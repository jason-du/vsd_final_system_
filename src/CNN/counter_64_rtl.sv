==> flow/design.v <==
`timescale 1ns/10ps
module counter_64(
	clk,
	rst,
	count,
	clear,
	keep
);
	input               clk;
	input               rst;
	input               keep;
	input               clear;
	output logic [63:0] count;
	logic        [63:0] count_in;
	always_ff@(posedge clk or posedge rst)
	begin
		if(rst)
		begin
			count<=64'd0;
		end
		else
		begin
			count<=count_in;
		end
	end
	always_comb
	begin
		if(clear)
		begin
			count_in=64'd0;
		end
		else if(keep)
		begin
			count_in=count;
		end
		else
		begin
			count_in=count+16'd1;
		end
	end
endmodule
Step by step through the tools: counter_64:

What the tools print for counter_64, step after step.
Lines are those of the file above, counted from 1.
Cell names lack the library's common part.
A cell with - has no value.

* design top: counter_64
* clock: clk
* library: sky130hd
* library corner: tt_025C_1v80

Word level:

Counts by Yosys on the flattened word-level netlist (proc, flatten, opt, wreduce; memories kept). Register bits leave out memories and registers merged into their read ports (data or address). Print and check cells are left out. Cells with the same type and inputs are merged into one.

* add/sub/neg operators: 1
* equal/unequal tests: 1
* multiplexer cells: 2

Operators by type and width (number)
* 64-bit two-way mux: 2
* 64-bit by 1-bit adder with 64-bit output with constant B: 1
* 2-bit by 1-bit inequality test with 1-bit output with constant B: 1

* register bits after elaboration: 64
* input bits: 4
* output and inout bits: 64
* cells after elaboration: 5

Longest topological paths:

Depth = most cells in a row (Yosys ltp): at word level without a register or memory, in the mapped netlist without a sequential cell, where the memories' decode and read muxes count.

* depth after elaboration: 3
* ABC_AREA: 0
* gate-level depth with buffers: 8
* depth with buffers taken out: 6

Synthesis result:

The flow's flattened synthesis, as Yosys stat reports it; memories are mapped. The netlist is that of the ABC_AREA named above (0 if unset); the other value can give another one.

* standard cells after synthesis: 353
* synthesis area: 3240.6 um2
* sequential part of the area: 1601.5 um2
* mapped flip-flops: 64
* buffer cells: 12

Cell types
* dfrtp_1: number 64, area in all 1.6E+03 um2
* xnor2_1: number 33, area in all 289.027 um2
* nor2_1: number 63, area in all 236.477 um2
* xor2_1: number 18, area in all 157.651 um2
* nor3_1: number 24, area in all 120.115 um2
* nand3_1: number 20, area in all 100.096 um2
* nand4_1: number 16, area in all 100.096 um2
* nand2_1: number 24, area in all 90.086 um2
* or3_1: number 10, area in all 62.56 um2
* and3_1: number 9, area in all 56.304 um2
* a21oi_1: number 11, area in all 55.053 um2
* o21ai_0: number 10, area in all 50.048 um2
* inv_1: number 12, area in all 45.043 um2
* nor4_1: number 7, area in all 43.792 um2
* clkbuf_1: number 9, area in all 33.782 um2
* nand4_2: number 2, area in all 25.024 um2
* nor4_4: number 1, area in all 21.27 um2
* and4_1: number 2, area in all 17.517 um2

Other cell types: 13; their cells: 18.

Path before layout:

Path of least setup slack by OpenSTA after synthesis, without wires, with an ideal clock, recovery checks aside; 20% of the period is set as input and as output delay. Where synthesis merged equal registers, the netlist keeps one of their names.

* path kind: reg-to-reg
* from: reg count[15]
* to: reg count[52]
* period: 2.9 ns
* library setup time: 0.132 ns
* launch time at the first pin: 0.000 ns
* data arrival time: 1.869 ns
* required time: 2.768 ns
* path slack: 0.899 ns
* delay of the path: 2.001 ns
* driving pins on the path: 8
* path buffers: 1
* synthesis period reached: 2.001 ns

"delay of the path" = arrival - input delay + setup time.
"driving pins on the path" counts driving pins, that of a launching flip-flop among them; a cell with two outputs on the path counts twice.
"synthesis period reached" = period - worst setup slack (recovery checks aside). The figure is calculated, with input and output delays left at 20% of the set period.
Between the ends stands the longest chain of elaborated cells between them, by number of cells; it is not shown to be the way that was timed. Of several equally long chains one is given.
A line is the first line of the expression or statement that the cell stems from. Yosys adds cells for indexed reads and writes and turns some case tables into memories.

* path through: dfrtp_1 > nand4_2 > nor4_4 > nand4_2 > buf_2 > nor3b_1 > xnor2_1 > nor2_1
* cells in the longest elaborated chain: 3
* elaborated cells on any way between the ends: 3
* source lines of those cells: 3
* classes of those cells: add/sub (1); mux (2)

RTL lines, path after synthesis
* start: declaration: line 13 `output logic [63:0] count;`
* start: assignment: line 19 `count<=64'd0;`
* start: assignment: line 23 `count<=count_in;`
* 64-bit by 1-bit adder with 64-bit output: line 38 `count_in=count+16'd1;`
* 64-bit two-way mux: line 32 `else if(keep)`
* 64-bit two-way mux: line 28 `if(clear)`
* end: assignment: line 19
* end: assignment: line 23
* end: declaration: line 13

Worst path after layout:

From the final timing report of entry B: the path of least setup slack in the routed layout; clock arrival at registers is part of the times.

* path kind: reg-to-reg
* from: reg count[18]
* to: reg count[34]
* period: 1.83 ns
* library setup time: 0.08 ns
* launch time at the first pin: 0.33 ns
* data arrival time: 2.30 ns
* required time: 2.08 ns
* path slack: -0.22 ns
* driving pins on the path: 9
* path buffers: 3

Between the ends stands the longest chain of elaborated cells between them, by number of cells; it is not shown to be the way that was timed. Of several equally long chains one is given.

* path through: dfrtp_1 > nand4_4 > nor4_4 > buf_4 > nand4_4 > buf_6 > buf_6 > or3_4 > a21oi_2
* cells in the longest elaborated chain: 3
* elaborated cells on any way between the ends: 3
* source lines of those cells: 3
* classes of those cells: add/sub (1); mux (2)

RTL lines, path after layout
* start: declaration: line 13 `output logic [63:0] count;`
* start: assignment: line 19 `count<=64'd0;`
* start: assignment: line 23 `count<=count_in;`
* 64-bit by 1-bit adder with 64-bit output: line 38 `count_in=count+16'd1;`
* 64-bit two-way mux: line 32 `else if(keep)`
* 64-bit two-way mux: line 28 `if(clear)`
* end: assignment: line 19
* end: assignment: line 23
* end: declaration: line 13

Hand-over note for counter_64

Design counter_64 on sky130hd. What follows are 2 stored runs of the flow, each under its own settings; their order means nothing. The constraints put input and output delay at 20% of the set period each and load the outputs with 0.01 pF.
"reached clock period" means the clock period less the worst setup slack. The figure is calculated, with input and output delays left at 20% of the set period.
"allowed time less slack (worst setup path)" is the time allowed to the run's worst setup path (the clock period less input and output delay, where it has them) less its slack. Clock arrival times count: a late capture clock shortens it, a late launch clock lengthens it.
"total power of the final layout" is the tool's figure for a default switching activity; nothing was simulated.

### Entry A

==> flow/run.sh <==
#!/bin/bash
# the make line also repeats the synthesis and layout settings of config.mk as NAME=value (left out here)
make -C /OpenROAD-flow-scripts/flow DESIGN_CONFIG=/design/flow/config.mk WORK_HOME=/design/flow/orfs CLKGATE_MAP_FILE= finish
==> flow/config.mk <==
export PLATFORM = sky130hd
export DESIGN_NAME = counter_64
export DESIGN_NICKNAME = counter_64
export VERILOG_FILES = /design/flow/design.v
export SDC_FILE = /design/flow/constraint.sdc
export NUM_CORES = 4
export LEC_CHECK = 0
export ABC_AREA = 1
export CAP_MARGIN = 25
export CELL_PAD_IN_SITES_DETAIL_PLACEMENT = 1
export CORE_MARGIN = 2
export CORE_UTILIZATION = 68
export CTS_CLUSTER_DIAMETER = 326
export GPL_ROUTABILITY_DRIVEN = 1
export MAX_ROUTING_LAYER = met4
export PLACE_DENSITY_LB_ADDON = 0.15
export SETUP_SLACK_MARGIN = 0.28
export SLEW_MARGIN = 30
export TNS_END_PERCENT = 90
==> flow/constraint.sdc <==
create_clock -name core_clock -period 4.2 [get_ports {clk}]
set_input_delay 0.8400 -clock core_clock [delete_from_list [all_inputs] [get_ports {clk}]]
set_output_delay 0.8400 -clock core_clock [all_outputs]
set_load 0.01 [all_outputs]

Outcome of entry A: unfinished; error DPL-0033 in placement

### Entry B

==> flow/run.sh <==
#!/bin/bash
# the make line also repeats the synthesis and layout settings of config.mk as NAME=value (left out here)
make -C /OpenROAD-flow-scripts/flow DESIGN_CONFIG=/design/flow/config.mk WORK_HOME=/design/flow/orfs CLKGATE_MAP_FILE= finish
==> flow/config.mk <==
export PLATFORM = sky130hd
export DESIGN_NAME = counter_64
export DESIGN_NICKNAME = counter_64
export VERILOG_FILES = /design/flow/design.v
export SDC_FILE = /design/flow/constraint.sdc
export NUM_CORES = 4
export LEC_CHECK = 0
export CAP_MARGIN = 10
export CELL_PAD_IN_SITES_DETAIL_PLACEMENT = 1
export CELL_PAD_IN_SITES_GLOBAL_PLACEMENT = 1
export CORE_ASPECT_RATIO = 0.8
export CORE_MARGIN = 3
export CORE_UTILIZATION = 20
export CTS_CLUSTER_SIZE = 78
export GPL_TIMING_DRIVEN = 0
export MAX_ROUTING_LAYER = met4
export PLACE_DENSITY_LB_ADDON = 0.29
export SETUP_SLACK_MARGIN = -0.05
export SLEW_MARGIN = 20
export TNS_END_PERCENT = 40
==> flow/constraint.sdc <==
create_clock -name core_clock -period 1.83 [get_ports {clk}]
set_input_delay 0.3660 -clock core_clock [delete_from_list [all_inputs] [get_ports {clk}]]
set_output_delay 0.3660 -clock core_clock [all_outputs]
set_load 0.01 [all_outputs]

Results of entry B:
- Total power of the final layout: 3384 µW
- Allowed time less slack (worst setup path): 2.05 ns
- Type of the worst setup path: reg-to-reg
- Netlist area reported by Yosys: 3240.6 um2
- Summed negative setup slack: -3.361 ns
- Post-route utilization: 34.9%
- Total die area: 17775.6 um2
- Reached clock period: 2.049 ns
- Standard-cell area after layout: 5372.6 um2
- Setup slack of the worst path: -0.219 ns

End of note.
